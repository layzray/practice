==> flow/design.v <==
module Transmitter #( parameter FREQUENCY = 32'd50_000_000, SPEED = 32'd15_000_00 ) (
    input CLK_i,
    input Reset_i,
    input dataReady, 
    input [7:0] data, 
    output reg Tx, 
    output reg ReadyToSend
);
    parameter Divider = FREQUENCY/SPEED;                                               
    parameter Idle = 2'b00; 			
    parameter StartBit = 2'b01;		
    parameter DataBit = 2'b10;		
    parameter StopBit = 2'b11;      
    reg [1:0] state;
    reg [3:0] bitCount; 
    reg [31:0] tickCount; 
    reg CLK_low;  
    initial begin
        state <= Idle;
        ReadyToSend <= 1'b1;
        bitCount <= 4'd0;
        tickCount <= 32'd0;
    end
    always @( posedge CLK_i or posedge Reset_i ) begin
        if ( Reset_i ) begin 
            state <= Idle;
            ReadyToSend <= 1'b1;
            bitCount <= 4'd0;
            tickCount <= 32'd0;
        end else begin
            if ( tickCount < Divider) tickCount <= tickCount + 32'd1;
            else tickCount <= 32'd0;
            CLK_low <= (tickCount == 32'd0);
            if ( CLK_low )
                case ( state )
                    Idle: begin
                        Tx <= 1'b1;
                        if ( dataReady ) begin
                            ReadyToSend <= 1'b0;
                            state <= StartBit;
                        end else begin
                            ReadyToSend <= 1'b1;
                            state <= state;		
                        end
                    end
                    StartBit: begin
                        Tx <= 1'b0;         
                        state <= DataBit;
                    end
                    DataBit: begin
                        bitCount <= bitCount + 1;
                        if (bitCount == 4'b1000) begin
                        bitCount <= 4'd0;
                        state <= StopBit;
                        end else Tx <= data[bitCount];
                    end
                    StopBit: begin
                    Tx <= 1'b1;
                    ReadyToSend <= 1'b1;
                    state <= Idle;
                    end
                    default: state <= Idle;
                endcase
        end
    end
endmodule
==> Tool chain data of Transmitter <==
What the tools print for Transmitter, step after step.
Line numbers count from 1 in the design file above.
Operators carry their Yosys type and port widths (W data, S select, Z words).
Cell names lack the library's common part.
{ "inputs": {"top_module": "Transmitter", "clock_port": "CLK_i", "library": "sky130hd", "lib_corner": "tt_025C_1v80"} }

==> Word level <==
Source: Yosys, flattened and elaborated, memories not mapped. Widths are those after wreduce. Registers that Yosys merges into a memory's read port (data or address) are not register bits. Print and check cells do not count.
{ "word_totals": {"wordCells": 37, "register_bits": 41, "in_bits": 11, "out_inout_bits": 2} }
{ "op_classes": {"shifts": 1, "n_eq": 7, "addsub": 2, "n_logic": 1, "n_cmp": 1, "n_mux": 9, "reduce_and_logical": 10} }
{ "op_table": {"columns": ["cell", "n"], "rows": [
  ["$add A32 B1 Y32 const B", 1],
  ["$lt A32 B6 Y1 const B", 1],
  ["$logic_not A32 Y1", 1],
  ["$mux W32", 1],
  ["$reduce_and A4 Y1", 2],
  ["$shiftx A8 B4 Y1", 1],
  ["$pmux W2 S4", 1],
  ["$ne A2 B2 Y1 const B", 3],
  ["$eq A2 B2 Y1 const B", 2],
  ["$reduce_and A2 Y1", 2],
  ["$add A4 B1 Y4 const B", 1],
  ["$eq A4 B4 Y1 const B", 1],
  ["$reduce_bool A4 Y1", 1],
  ["$mux W4", 1],
  ["$mux W2", 2],
  ["$reduce_bool A3 Y1", 1],
  ["$pmux W1 S3", 1],
  ["$eq A2 B1 Y1 const B", 1],
  ["$logic_not A2 Y1", 1],
  ["$reduce_bool A2 Y1", 1],
  ["$reduce_or A2 Y1", 1],
  ["$pmux W1 S2", 1],
  ["$mux W1", 2],
  ["$not A1 Y1", 1]
]} }

==> Longest topological paths <==
Longest topological path by Yosys (ltp), each cell counted once; first at word level (registers and memories cut), then after technology mapping (sequential cells cut; the memories' decode and read muxes count).
{ "logic_depth": {"depth_word": 4, "abc_area": 0, "mapped_depth": 5, "depth_no_buf": 5} }

==> Synthesis result <==
The flow's flattened synthesis, as Yosys stat reports it; memories are mapped. The netlist is that of the ABC_AREA named above (0 if unset); the other value can give another one.
The area totals of this step are shown rounded.
{ "types": {"columns": ["type", "n", "area_total_um2"], "rows": [
  ["dfrtp_1", 38, 950.912],
  ["ha_1", 8, 100.096],
  ["nor4_1", 11, 68.816],
  ["edfxtp_1", 2, 60.058],
  ["inv_1", 11, 41.29],
  ["mux2i_1", 3, 30.029],
  ["dfstp_2", 1, 26.275],
  ["mux4_1", 1, 26.275],
  ["mux2_2", 2, 22.522],
  ["nand3_1", 4, 20.019],
  ["nand3b_4", 1, 20.019],
  ["nor2_1", 5, 18.768],
  ["nor2b_1", 3, 18.768],
  ["nor4b_1", 2, 17.517],
  ["xnor2_1", 2, 17.517],
  ["a2111oi_2", 1, 15.014],
  ["nor4b_2", 1, 15.014],
  ["buf_6", 1, 11.261]
]} }
Not listed: further types 20, cells in them 22.
{ "synth_totals": {"stdcells": 119, "buf_cells": 1, "sequential_area_um2": 1000, "ff_cells": 41, "yosys_area_um2": 1600} }

==> Worst setup path after synthesis <==
Path of least setup slack by OpenSTA after synthesis, without wires, with an ideal clock, recovery checks aside; 20% of the period is set as input and as output delay. Where synthesis merged equal registers, the netlist keeps one of their names.
{ "synth_timing": {"path_type": "input-to-reg", "from": "input Reset_i", "to": "register CLK_low", "t_first_pin_ns": 0.300, "driving_pins": 1, "path_buffers": 0, "path_delay_ns": 1.227, "input_delay_ns": 0.300, "t_required_ns": 1.103, "period_ns": 1.5, "setup_slack_ns": -0.026, "setup_ns": 0.397, "t_arrival_ns": 1.130, "synth_period_reached_ns": 1.526} }
"path_delay_ns" = arrival - input delay + setup time.
"driving_pins" counts driving pins, that of a launching flip-flop among them; a cell with two outputs on the path counts twice.
"synth_period_reached_ns" is the clock period less the worst setup slack; recovery checks do not enter. This is arithmetic on one report: input and output delays are still those of the set period (20% each).
{ "synth_between": {"path_cell_list": "inv_1", "elab_chain_cells": 0, "cells_between": 0, "lines_between": 0} }
{ "synth_lines": {"columns": ["item", "line_no", "source"], "rows": [
  ["start: declaration", 3, "input Reset_i,"],
  ["end: assignment", 33, "CLK_low <= (tickCount == 32'd0);"],
  ["end: declaration", 17, "reg CLK_low;"]
]} }

==> Worst path after layout <==
From the final timing report of flow run 1: the path of least setup slack in the routed layout; clock arrival at registers is part of the times.
{ "layout_timing": {"path_type": "reg-to-output", "from": "register ReadyToSend", "to": "output ReadyToSend", "output_delay_ns": 0.32, "setup_slack_ns": -0.07, "driving_pins": 2, "path_buffers": 1, "t_first_pin_ns": 0.28, "period_ns": 1.61, "t_arrival_ns": 1.36, "t_required_ns": 1.29} }
At most two assigning lines are given for a register; there are more.
{ "layout_between": {"path_cell_list": "dfstp_2 -> clkdlybuf4s50_1", "elab_chain_cells": 0, "cells_between": 0, "lines_between": 0} }
{ "layout_lines": {"columns": ["item", "line_no", "source"], "rows": [
  ["start: declaration", 7, "output reg ReadyToSend"],
  ["start: assignment", 27, "ReadyToSend <= 1'b1;"],
  ["start: assignment", 39, "ReadyToSend <= 1'b0;"],
  ["end: declaration", 7, null]
]} }

Lab notebook: Transmitter

Measured results for Transmitter: 2 stored runs of the Yosys and OpenROAD flow on sky130hd. The settings differ; the order carries no meaning. The constraints put input and output delay at 20% of the set period each and load the outputs with 0.01 pF.
"achieved_clock_period_ns" = clock period - worst setup slack. The figure is calculated, with input and output delays left at 20% of the set period.
"worst_path_allowed_less_slack_ns": the worst setup path's part of the clock period (all of it between registers, 20% less for each end at a port) less its slack. A launch clock that arrives late makes it longer, a capture clock that arrives late makes it shorter.
"totalPower_uw" is the tool's figure for a default switching activity; nothing was simulated.
Values from the reports are rounded here.

Flow run 1
==> flow/run.sh <==
#!/bin/bash
# the make line also repeats the synthesis and layout settings of config.mk as NAME=value (left out here)
make -C /OpenROAD-flow-scripts/flow DESIGN_CONFIG=/design/flow/config.mk WORK_HOME=/design/flow/orfs CLKGATE_MAP_FILE= finish
==> flow/config.mk <==
export PLATFORM = sky130hd
export DESIGN_NAME = Transmitter
export DESIGN_NICKNAME = Transmitter
export VERILOG_FILES = /design/flow/design.v
export SDC_FILE = /design/flow/constraint.sdc
export NUM_CORES = 4
export LEC_CHECK = 0
export CAP_MARGIN = 20
export CORE_MARGIN = 2
export CORE_UTILIZATION = 40
export SETUP_SLACK_MARGIN = -0.12
export SLEW_MARGIN = 20
==> flow/constraint.sdc <==
create_clock -name core_clock -period 1.61 [get_ports {CLK_i}]
set_input_delay 0.3220 -clock core_clock [delete_from_list [all_inputs] [get_ports {CLK_i}]]
set_output_delay 0.3220 -clock core_clock [all_outputs]
set_load 0.01 [all_outputs]

==> results of flow run 1, as JSON <==
{
  "layout_utilization_pct": 51,
  "worst_setup_slack_ns": -0.069,
  "worst_path_allowed_less_slack_ns": 1.36,
  "path_kind": "reg-to-output",
  "finish.stdcell_area_um2": 2000,
  "totalPower_uw": 2600,
  "achieved_clock_period_ns": 1.679,
  "design.die.area_um2": 4600,
  "synthArea_um2": 1600,
  "tns_setup_ns": -0.069
}

Flow run 2
==> flow/run.sh <==
#!/bin/bash
# the make line also repeats the synthesis and layout settings of config.mk as NAME=value (left out here)
make -C /OpenROAD-flow-scripts/flow DESIGN_CONFIG=/design/flow/config.mk WORK_HOME=/design/flow/orfs CLKGATE_MAP_FILE= finish
==> flow/config.mk <==
export PLATFORM = sky130hd
export DESIGN_NAME = Transmitter
export DESIGN_NICKNAME = Transmitter
export VERILOG_FILES = /design/flow/design.v
export SDC_FILE = /design/flow/constraint.sdc
export NUM_CORES = 4
export LEC_CHECK = 0
export ABC_AREA = 0
export CAP_MARGIN = 0
export CORE_ASPECT_RATIO = 0.52
export CORE_MARGIN = 2
export CORE_UTILIZATION = 49
export CTS_CLUSTER_SIZE = 23
export HOLD_SLACK_MARGIN = 0.0
export MAX_ROUTING_LAYER = met5
export MIN_ROUTING_LAYER = met2
export PLACE_DENSITY_LB_ADDON = 0.25
export SETUP_SLACK_MARGIN = -0.1
export SLEW_MARGIN = 20
==> flow/constraint.sdc <==
create_clock -name core_clock -period 1.13 [get_ports {CLK_i}]
set_input_delay 0.2260 -clock core_clock [delete_from_list [all_inputs] [get_ports {CLK_i}]]
set_output_delay 0.2260 -clock core_clock [all_outputs]
set_load 0.01 [all_outputs]

==> results of flow run 2, as JSON <==
{
  "totalPower_uw": 4400,
  "worst_path_allowed_less_slack_ns": 1.48,
  "path_kind": "reg-to-reg",
  "layout_utilization_pct": 74,
  "achieved_clock_period_ns": 1.484,
  "design.die.area_um2": 3800,
  "tns_setup_ns": -4.3,
  "finish.stdcell_area_um2": 2400,
  "worst_setup_slack_ns": -0.35,
  "synthArea_um2": 1600
}
